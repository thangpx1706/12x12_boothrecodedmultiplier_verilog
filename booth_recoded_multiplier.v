==> flow/design.v <==
module reg_N #(
	parameter NUMBER_OF_BITS = 12
)(
	reset, clk, D, Q
);
	input clk, reset;
	input [NUMBER_OF_BITS-1:0] D; 
	output [NUMBER_OF_BITS-1:0] Q;
	reg [NUMBER_OF_BITS-1:0] Q;
	always @ (posedge clk or posedge reset)
	if (reset==1)
	Q <= 0;
	else
	Q <= D;
endmodule 
module bin2comp #(
	parameter NUMBER_OF_BITS = 12
)(
	bin, inv_add
);
	input [NUMBER_OF_BITS-1:0]bin;
	output [NUMBER_OF_BITS-1:0]inv_add;
	assign	inv_add = bin[NUMBER_OF_BITS-1]?(~ bin +1'b1):bin;
endmodule
module boothEn (
    _y, _x, _2x, _neg
);
    input[2:0] _y;
    output _x, _2x, _neg;
    assign _x = _y[0] ^ _y[1];
    assign _2x = _y[2]?~(_y[1]|_y[0]):(_y[1]&_y[0]);
    assign _neg = _y[2];
endmodule
module boothEnNBits #(
    parameter NUMBER_OF_BITS = 12
)(
    _x, _y
);
    input [NUMBER_OF_BITS-1:0] _x;
    output [(NUMBER_OF_BITS/2)*3-1:0] _y;
    genvar i;
    generate 
        for(i=0;i<NUMBER_OF_BITS/2;i = i+1) begin
            if(i==0) 
                boothEn boothEncoder({_x[1:0],1'b0}, _y[2], _y[1], _y[0]);
            else 
                boothEn boothEncoder(_x[(i*2+1):(i*2-1)], _y[i*3+2], _y[i*3+1], _y[i*3]);
        end  
    endgenerate
endmodule
module full_adder(a, b, cin, cout, sum);
    input a, b, cin;
    output cout, sum;
    wire cout, sum;
    assign {cout, sum} = a + b + cin;
endmodule
module half_adder(a, b, c, s);
    input a, b;
    output c, s;
    wire c, s;
    assign {c, s} = a + b;
endmodule
module CSA_fa #(
    parameter bits = 4
)(
    a,b,cin,sum,cout
);
    input [bits-1:0] a, b, cin;
    output [bits-1:0] sum, cout;
    genvar i;
    generate
        for(i=0;i<bits;i=i+1) begin
            full_adder fa(a[i],b[i],cin[i],cout[i],sum[i]);
        end
    endgenerate
endmodule
module CSA_ha #(
    parameter bits = 4
)(
    a,b,sum,cout
);
    input [bits-1:0] a, b;
    output [bits-1:0] sum, cout;
    genvar i;
    generate
        for(i=0;i<bits;i=i+1) begin
            half_adder ha(a[i],b[i],cout[i],sum[i]);
        end
    endgenerate
endmodule
module ppCompressor_12(
    _PP, _Cor, _C, _S
);
    input[84:0] _PP;
    input[5:0] _Cor;
    output[23:0] _C, _S;
    wire[13:0] _C11, _S11, _C12, _S12;
    wire[11:0] _C21, _S21;
    wire[22:0] _C31;
    wire[23:0] _S31;
    wire[14:0] _pp0;
    wire[13:0] _pp1, _pp2, _pp3, _pp4, _pp5;
    assign _pp0 = _PP[14:0];
    assign _pp1 = _PP[28:15];
    assign _pp2 = _PP[42:29];
    assign _pp3 = _PP[56:43];
    assign _pp4 = _PP[70:57];
    assign _pp5 = _PP[84:71];
    CSA_fa #(12)   CSA_11({_pp0[14:4],_pp0[2]},{_pp1[12:2],_pp1[0]},{_pp2[10:0],_Cor[1]},{_S11[12:2],_S11[0]},{_C11[12:2],_C11[0]});
    CSA_ha #(2)    CSA_12({_pp1[13],_pp0[3]},{_pp2[11],_pp1[1]},{_S11[13],_S11[1]},{_C11[13],_C11[1]});
    CSA_fa #(11)   CSA_13({_pp3[13:4],_pp3[2]},{_pp4[11:2],_pp4[0]},{_pp5[9:0],_Cor[4]},{_S12[11:2],_S12[0]},{_C12[11:2],_C12[0]});
    CSA_ha #(3)    CSA_14({_pp4[13:12],_pp3[3]},{_pp5[11:10],_pp4[1]},{_S12[13:12],_S12[1]},{_C12[13:12],_C12[1]});
    CSA_fa #(12)   CSA_21({_pp2[13:12],_S11[13:4]},{_S12[9:0],_pp3[1:0]},{1'b0,_C11[13:4],_Cor[3]},_S21,_C21);
    CSA_ha #(12)   CSA_31({_pp5[12],_S12[13:10],_S21[11:5]},{_C12[13:10],_C21[11:4]},_S31[22:11],_C31[22:11]);
    CSA_ha #(5)    CSA_32({_S21[3:0],_S11[3]},{_C21[2:0],_C11[3:2]},_S31[9:5],_C31[9:5]);
    CSA_ha #(4)    CSA_33({_S11[1:0],_pp0[1:0]},{_C11[0],{2{1'b0}},_Cor[0]},_S31[3:0],_C31[3:0]);
    CSA_fa #(1)    CSA_34(_S21[4],_C21[3],_Cor[5],_S31[10],_C31[10]);
    CSA_fa #(1)    CSA_35(_S11[2],_C11[1],_Cor[2],_S31[4],_C31[4]);
    assign _S31[23] = _pp5[13];
    assign _C = {_C31,1'b0};
    assign _S = _S31;
endmodule
module ppGenNBits #(
    parameter NUMBER_OF_BITS = 12
)(
    _boothEn, _xin, _pp, _corBits
);
    input[(NUMBER_OF_BITS/2)*3-1:0] _boothEn;
    input[NUMBER_OF_BITS-1:0] _xin;
    output[(NUMBER_OF_BITS/2)*(NUMBER_OF_BITS+2):0] _pp;
    output[NUMBER_OF_BITS/2-1:0] _corBits;
    wire[(NUMBER_OF_BITS/2)*(NUMBER_OF_BITS+1)-1:0] _ppBuff;
    genvar i;
    generate
        for(i=0;i<NUMBER_OF_BITS/2;i=i+1) begin
            ppLineGenNBits #(NUMBER_OF_BITS) ppLine(_boothEn[(i+1)*3-1:i*3],_xin,_ppBuff[(i+1)*(NUMBER_OF_BITS+1)-1:i*(NUMBER_OF_BITS+1)]);
            if(i==0) begin
                assign _pp[NUMBER_OF_BITS+2:0] = {~_ppBuff[NUMBER_OF_BITS],_ppBuff[NUMBER_OF_BITS],_ppBuff[NUMBER_OF_BITS:0]};
            end
            else begin
                assign _pp[(i+1)*(NUMBER_OF_BITS+2):i*(NUMBER_OF_BITS+2)+1] = {1'b1,~_ppBuff[(i+1)*(NUMBER_OF_BITS+1)-1],_ppBuff[(i+1)*(NUMBER_OF_BITS+1)-2:i*(NUMBER_OF_BITS+1)]};
            end
            assign _corBits[i] = _boothEn[i*3];
        end
    endgenerate
endmodule
module ppLineGenNBits #(
    parameter NUMBER_OF_BITS = 12
)(
    _boothEn, _xin, _pp
);
    input[2:0] _boothEn;
    input[NUMBER_OF_BITS-1:0] _xin;
    output[NUMBER_OF_BITS:0] _pp;
    genvar i;
    generate
        for (i=0;i<=NUMBER_OF_BITS;i=i+1) begin
            if(i==NUMBER_OF_BITS)
                ppGenerator ppGen({2{_xin[i-1]}},_boothEn,_pp[i]);
            else begin
                if(i==0)
                    ppGenerator ppGen({_xin[i],1'b0},_boothEn,_pp[i]);
                else
                    ppGenerator ppGen(_xin[i:i-1],_boothEn,_pp[i]);
            end
        end
    endgenerate
endmodule
module ppGenerator(
    _xin, _be, _pp
);
    input[1:0] _xin;
    input[2:0] _be;
    output _pp;
    assign temp1 = _be[2] & _xin[1];
    assign temp2 = _be[1] & _xin[0];
    assign temp = temp1 | temp2;
    assign _pp = temp ^ _be[0];
endmodule
module cla_4bit(x, y , cin, sum, cout);
	input [3:0] x, y; 
	input cin;
	output [3:0] sum;
	output cout;
	wire [4:0] s;
	wire [3:0] p;   
	wire [3:0] g;   
	wire [4:0] c;   
	assign p[3:0] = x[3:0] ^ y[3:0];
	assign g[3:0] = x[3:0] & y[3:0];
	assign c[0] = cin;
	assign c[1] = g[0] | (p[0] & c[0]);
	assign c[2] = g[1] | (p[1] & g[0]) | (p[1] & p[0] & c[0]);
	assign c[3] = g[2] | (p[2] & g[1]) | (p[2] & p[1] & g[0])| (p[2] & p[1] & p[0] & c[0]);
	assign c[4] = g[3] | (p[3] & g[2]) | (p[3] & p[2] & g[1])| (p[3] & p[2] & p[1] & g[0])| (p[3] & p[2] & p[1] & p[0] & c[0]);
	assign s[4:0] = {1'b0, p[3:0]} ^ c[4:0];
	assign sum = s[3:0];
	assign cout = c[4];
endmodule
module cla_24bit(
    a, b , cin, sum, cout
);
    input[23:0] a,b;
    input cin;
    output[23:0] sum;
    output cout;
    wire [4:0] c;
    cla_4bit cla1(a[3:0],b[3:0],cin,sum[3:0],c[0]);
    cla_4bit cla2(a[7:4],b[7:4],c[0],sum[7:4],c[1]);
    cla_4bit cla3(a[11:8],b[11:8],c[1],sum[11:8],c[2]);
    cla_4bit cla4(a[15:12],b[15:12],c[2],sum[15:12],c[3]);
    cla_4bit cla5(a[19:16],b[19:16],c[3],sum[19:16],c[4]);
    cla_4bit cla6(a[23:20],b[23:20],c[4],sum[23:20],cout);
endmodule
module booth_recoded_multiplier(
    clk, reset, multiplicand, multiplier, prod
);
    input clk;       
    input reset;     
	input [11:0] multiplicand, multiplier;
	output [23:0] prod;
	wire [11:0] A, B, A_2comp, B_2comp;
	wire [17:0] enc_op;
	wire [5:0] cor_bit;
	wire [84:0] pp;
	wire [23:0] out_x, out_y, sum,sumBuf;
	wire cout;
	reg_N #(12) reg12_00(reset, clk, multiplicand, A);
	reg_N #(12) reg12_01(reset, clk, multiplier, B);
	reg_N #(24) reg24_00(reset, clk, {A[11]^B[11],sum[22:0]}, prod);
	bin2comp #(12) bin00 (A, A_2comp);
	bin2comp #(12) bin01 (B, B_2comp);
    bin2comp #(24) bin02 ({A[11]^B[11],sumBuf[22:0]},sum);
    boothEnNBits #(12) booth_enc00(B_2comp, enc_op);
    ppGenNBits #(12) pp_gen00( enc_op, A_2comp, pp, cor_bit);
    ppCompressor_12 pp_comp( pp, cor_bit, out_x, out_y);
	cla_24bit cla00(out_x, out_y , 1'b0, sumBuf, cout);
endmodule
From RTL to reports: booth_recoded_multiplier
Tool output for the design above, in the order of the flow.
Lines are those of the file above, counted from 1.
Operators: Yosys type, input widths -> output width; for muxes data width and select width s.
Library cell names are shortened.
A cell with - has no value.
- design top: booth_recoded_multiplier
- clock port: clk
- library: sky130hd
- timing corner: tt_025C_1v80

Word-level counts
Source: Yosys, flattened and elaborated, memories not mapped. Widths are those after wreduce; folded enables and synchronous resets count as part of the registers. Registers that Yosys merges into a memory's read port (data or address) are not register bits. Print and check cells do not count. Equal cells are merged and count once.
- noted output and inout port bits: 24
- noted memories kept: 0
- latch bits: 0
- RAM bits at 0
- elaborated cells: 581
- word width x clocked read ports: 0
- memory bits (read-only) at 0
- flip-flop bits (word level): 48
- reductions and logical operators: 0
- noted magnitude comparators: 0
- $mul: 0
- noted bitwise logic cells: 469
- equal/unequal tests: 0
- noted multiplexer cells: 9
- divide/modulo/power cells at 0
- add/sub/neg operators: 100
- shift operators at 0
- operator list (cell ; count):
    $and 1x1->1 ; 226
    $or 1x1->1 ; 126
    $add 1x1->2 ; 47
    $xor 1x1->1 ; 84
    $add 2x1->2 ; 27
    $xor 4x4->4 ; 10
    $add 12x1->12 const B ; 2
    $not 12->12 ; 2
    $mux 12 ; 2
    $add 23x1->23 const B ; 1
    $not 23->23 ; 1
    $mux 23 ; 1
    $and 4x4->4 ; 5
    $add 1x1->1 ; 19
    $not 1->1 ; 12
    $add 1x1->2 const A ; 4
    $mux 1 ; 6
    $and 2x4->4 ; 1
    $xor 2x4->4 ; 1
    $xor 3x3->3 ; 1

Logic depth
Yosys ltp: most cells in a row. Word level: on the elaborated netlist, between registers, memories and ports. Mapped: between sequential cells and ports; inverters and the memories' decode and read muxes count.
- word-level depth at 32
- ABC_AREA: 0
- noted depth in mapped cells: 31

Mapped cells and area
Source: synth_stat.txt of the flow (Yosys; design flattened, memories mapped). It holds for the ABC_AREA given above (unset counts as 0); a run with the other value may have another netlist.
- cell types (cell ; count ; total area (µm²)):
    dfrtp_1 ; 48 ; 1.2E+03
    xnor2_1 ; 101 ; 884.598
    ha_1 ; 51 ; 638.112
    fa_1 ; 29 ; 580.557
    a22oi_1 ; 60 ; 450.432
    xor2_1 ; 24 ; 210.202
    inv_1 ; 53 ; 198.941
    clkbuf_1 ; 33 ; 123.869
    nand2_1 ; 29 ; 108.854
    a21oi_1 ; 20 ; 100.096
    nor2_1 ; 25 ; 93.84
    a21o_1 ; 11 ; 82.579
    o21ai_0 ; 16 ; 80.077
    and3_1 ; 10 ; 62.56
    a2111oi_2 ; 3 ; 45.043
    nand3_1 ; 9 ; 45.043
    and2_1 ; 7 ; 43.792
    mux2i_1 ; 4 ; 40.038
Other cell types: 41; their cells: 96.
- buffers at 33
- noted cell area after synthesis: 5711.7 µm²
- noted mapped flip-flops: 48
- sequential area: 1201.2 µm²
- mapped cells at 629
The figures by module come from a second, unflattened synthesis with its own total; it is not the netlist above.
- cells (unflattened synthesis) at 582
- area total of the unflattened synthesis: 6392.4 µm²
Rows give one instance, submodules left out.
- modules (module ; area (µm²) ; instances ; cells):
    ppGenerator ; 21.3 ; 78 ; 2
    cla_4bit ; 147.6 ; 6 ; 17
    full_adder ; 20.0 ; 37 ; 1
    reg_N #(NUMBER_OF_BITS=12) ; 304.0 ; 2 ; 13
    reg_N #(NUMBER_OF_BITS=24) ; 604.3 ; 1 ; 25
    bin2comp #(NUMBER_OF_BITS=24) ; 536.8 ; 1 ; 75
    bin2comp #(NUMBER_OF_BITS=12) ; 264.0 ; 2 ; 34
    boothEn ; 55.1 ; 6 ; 6
    half_adder ; 12.5 ; 26 ; 1
    ppGenNBits #(NUMBER_OF_BITS=12) ; 116.4 ; 1 ; 19
    ppLineGenNBits #(NUMBER_OF_BITS=12) ; 3.8 ; 6 ; 1
    ppCompressor_12 ; 18.8 ; 1 ; 3
    booth_recoded_multiplier ; 12.5 ; 1 ; 2
    boothEnNBits #(NUMBER_OF_BITS=12) ; 3.8 ; 1 ; 1
Modules not listed: 9.

Worst setup path after synthesis
OpenSTA on the mapped netlist: ideal clock, no wires. The path of least setup slack (recovery checks aside). Input and output delay are each 20% of the period. Register names are those of the netlist, which keeps one name where synthesis merged equal registers.
- kind: reg-to-reg
- from: register reg12_01.Q[1]
- to: register reg24_00.Q[19]
- noted time at the first pin: 0.000 ns
- noted delay of the path: 6.765 ns
- noted data arrival time: 6.694 ns
- clock period: 8.15 ns
- noted stages on the path: 27
- path slack at 1.385 ns
- synthesis period reached: 6.765 ns
"delay of the path" = arrival - input delay + setup time.
"stages on the path" counts driving pins, that of a launching flip-flop among them; a cell with two outputs on the path counts twice.
"synthesis period reached" = period - worst setup slack (recovery checks aside). The figure is calculated, with input and output delays left at 20% of the set period.
The rows between start and end are the longest chain of elaborated cells between them; the timing report does not say that the signal goes this way. Where chains are equally long, one stands for them.
Each line given opens the expression or statement behind the cell; cells for indexed reads and writes are added by Yosys, which also makes memories of some case tables.
- path through: dfrtp_1 or3_1 nand2b_1 o31ai_1 xor2_1 inv_1 ha_1 clkbuf_1 nand2_1 xnor2_1 xnor2_1 xnor2_1 fa_1 fa_1 ha_1 a21o_1 a21o_1 a2111oi_2 nor3_1 or2_1 fa_1 xor2_1 nor3_1 and3_1 a31o_2 o31a_1 nor2_1
- cells in the longest elaborated chain at 30
- ends and longest elaborated chain, after synthesis (element ; RTL line ; RTL):
    start: declaration ; 8 ; output [NUMBER_OF_BITS-1:0] Q;
    start: assignment ; 12 ; Q <= 0;
    start: assignment ; 14 ; Q <= D;
    $not 12->12 ; 23 ; assign inv_add = bin[NUMBER_OF_BITS-1]?(~ bin +1'b1):bin;
    $add 12x1->12 ; 23 ;
    $mux 12 ; 23 ;
    $or 1x1->1 ; 31 ; assign _2x = _y[2]?~(_y[1]|_y[0]):(_y[1]&_y[0]);
    $not 1->1 ; 31 ;
    $mux 1 ; 31 ;
    $and 1x1->1 ; 176 ; assign temp2 = _be[1] & _xin[0];
    [... 16 more ...] ; - ;
    $or 1x1->1 ; 195 ; assign c[4] = g[3] | (p[3] & g[2]) | (p[3] & p[2] & g[1])| (p[3] & p[2] & p[1] & g[0])| (p[3] & p[2] & p[1] & ...
    $and 1x1->1 ; 192 ; assign c[1] = g[0] | (p[0] & c[0]);
    $or 1x1->1 ; 192 ;
    $xor 4x4->4 ; 196 ; assign s[4:0] = {1'b0, p[3:0]} ^ c[4:0];
    $not 23->23 ; 23 ;
    $add 23x1->23 ; 23 ;
    $mux 23 ; 23 ;
    end: assignment ; 12 ;
    end: assignment ; 14 ;
    end: declaration ; 8 ;

Worst path after layout
From the final timing report of job 2: the path of least setup slack in the routed layout; clock arrival at registers is part of the times.
- kind: reg-to-reg
- from: register reg12_01.Q[0]
- to: register reg24_00.Q[19]
- path slack at 3.84 ns
- clock period: 11.3 ns
- noted data arrival time: 7.69 ns
- noted time at the first pin: 0.30 ns
- noted stages on the path: 25
The rows between start and end are the longest chain of elaborated cells between them; the timing report does not say that the signal goes this way. Where chains are equally long, one stands for them.
- path through: dfrtp_1 or3_1 nand2b_1 nand2_1 xor2_1 nand2_1 xnor2_1 xnor2_1 xnor2_1 xnor2_1 fa_1 fa_1 ha_1 a21o_1 a21o_1 a2111oi_2 nor3_1 or2_1 fa_1 xor2_1 nor3_1 and3_1 a31o_2 o31a_1 nor2_1
- cells in the longest elaborated chain at 30
- ends and longest elaborated chain, after layout (element ; RTL line ; RTL):
    start: declaration ; 8 ; output [NUMBER_OF_BITS-1:0] Q;
    start: assignment ; 12 ; Q <= 0;
    start: assignment ; 14 ; Q <= D;
    $not 12->12 ; 23 ; assign inv_add = bin[NUMBER_OF_BITS-1]?(~ bin +1'b1):bin;
    $add 12x1->12 ; 23 ;
    $mux 12 ; 23 ;
    $or 1x1->1 ; 31 ; assign _2x = _y[2]?~(_y[1]|_y[0]):(_y[1]&_y[0]);
    $not 1->1 ; 31 ;
    $mux 1 ; 31 ;
    $and 1x1->1 ; 176 ; assign temp2 = _be[1] & _xin[0];
    [... 16 more ...] ; - ;
    $or 1x1->1 ; 195 ; assign c[4] = g[3] | (p[3] & g[2]) | (p[3] & p[2] & g[1])| (p[3] & p[2] & p[1] & g[0])| (p[3] & p[2] & p[1] & ...
    $and 1x1->1 ; 192 ; assign c[1] = g[0] | (p[0] & c[0]);
    $or 1x1->1 ; 192 ;
    $xor 4x4->4 ; 196 ; assign s[4:0] = {1'b0, p[3:0]} ^ c[4:0];
    $not 23->23 ; 23 ;
    $add 23x1->23 ; 23 ;
    $mux 23 ; 23 ;
    end: assignment ; 12 ;
    end: assignment ; 14 ;
    end: declaration ; 8 ;

Subject: booth_recoded_multiplier on sky130hd, stored results

Hello all,

Measured data: module booth_recoded_multiplier, platform sky130hd, 2 stored runs of the flow under differing settings, order arbitrary. Input and output delays are each 20% of the period that was set; the output load is 0.01 pF.
By "achieved clock period" is meant the clock period of the run minus its worst setup slack. This is arithmetic on one report: input and output delays are still those of the set period (20% each).
By "worst setup path time" is meant the share of the clock period that the worst setup path is allowed (20% is reserved at inputs, 20% at outputs), minus its slack. Clock arrival times at its registers enter into it.

Job 1

==> flow/run.sh <==
#!/bin/bash
# the make line also repeats the synthesis and layout settings of config.mk as NAME=value (left out here)
make -C /OpenROAD-flow-scripts/flow DESIGN_CONFIG=/design/flow/config.mk WORK_HOME=/design/flow/orfs CLKGATE_MAP_FILE= finish
==> flow/config.mk <==
export PLATFORM = sky130hd
export DESIGN_NAME = booth_recoded_multiplier
export DESIGN_NICKNAME = booth_recoded_multiplier
export VERILOG_FILES = /design/flow/design.v
export SDC_FILE = /design/flow/constraint.sdc
export NUM_CORES = 4
export LEC_CHECK = 0
export CAP_MARGIN = 20
export CELL_PAD_IN_SITES_DETAIL_PLACEMENT = 2
export CORE_MARGIN = 2
export CORE_UTILIZATION = 58
export PLACE_DENSITY_LB_ADDON = 0.21
export SLEW_MARGIN = 20
export TNS_END_PERCENT = 100
==> flow/constraint.sdc <==
create_clock -name core_clock -period 5.81 [get_ports {clk}]
set_input_delay 1.1620 -clock core_clock [delete_from_list [all_inputs] [get_ports {clk}]]
set_output_delay 1.1620 -clock core_clock [all_outputs]
set_load 0.01 [all_outputs]

Job 1: no final report: placement broke off with DPL-0033.

Job 2

==> flow/run.sh <==
#!/bin/bash
# the make line also repeats the synthesis and layout settings of config.mk as NAME=value (left out here)
make -C /OpenROAD-flow-scripts/flow DESIGN_CONFIG=/design/flow/config.mk WORK_HOME=/design/flow/orfs CLKGATE_MAP_FILE= finish
==> flow/config.mk <==
export PLATFORM = sky130hd
export DESIGN_NAME = booth_recoded_multiplier
export DESIGN_NICKNAME = booth_recoded_multiplier
export VERILOG_FILES = /design/flow/design.v
export SDC_FILE = /design/flow/constraint.sdc
export NUM_CORES = 4
export LEC_CHECK = 0
export CAP_MARGIN = 20
export CORE_MARGIN = 2
export CORE_UTILIZATION = 47
export CTS_CLUSTER_SIZE = 12
export GPL_ROUTABILITY_DRIVEN = 1
export MAX_ROUTING_LAYER = met5
export PLACE_DENSITY_LB_ADDON = 0.22
export SLEW_MARGIN = 20
==> flow/constraint.sdc <==
create_clock -name core_clock -period 11.3 [get_ports {clk}]
set_input_delay 2.2600 -clock core_clock [delete_from_list [all_inputs] [get_ports {clk}]]
set_output_delay 2.2600 -clock core_clock [all_outputs]
set_load 0.01 [all_outputs]

Measured in job 2:
- worst setup path time: 7.46 ns
- worst path kind: reg-to-reg
- noted the lowest setup slack: 3.844 ns
- mapped cell area after synthesis at 5711.7 µm²
- utilization after layout: 54.7 %
- achieved clock period: 7.456 ns
- setup TNS at 0.000 ns
- noted the post-route worst hold slack: 0.869 ns
- standard-cell area after routing: 6547.5 µm²
- noted the die footprint: 13050.8 µm²

Thanks
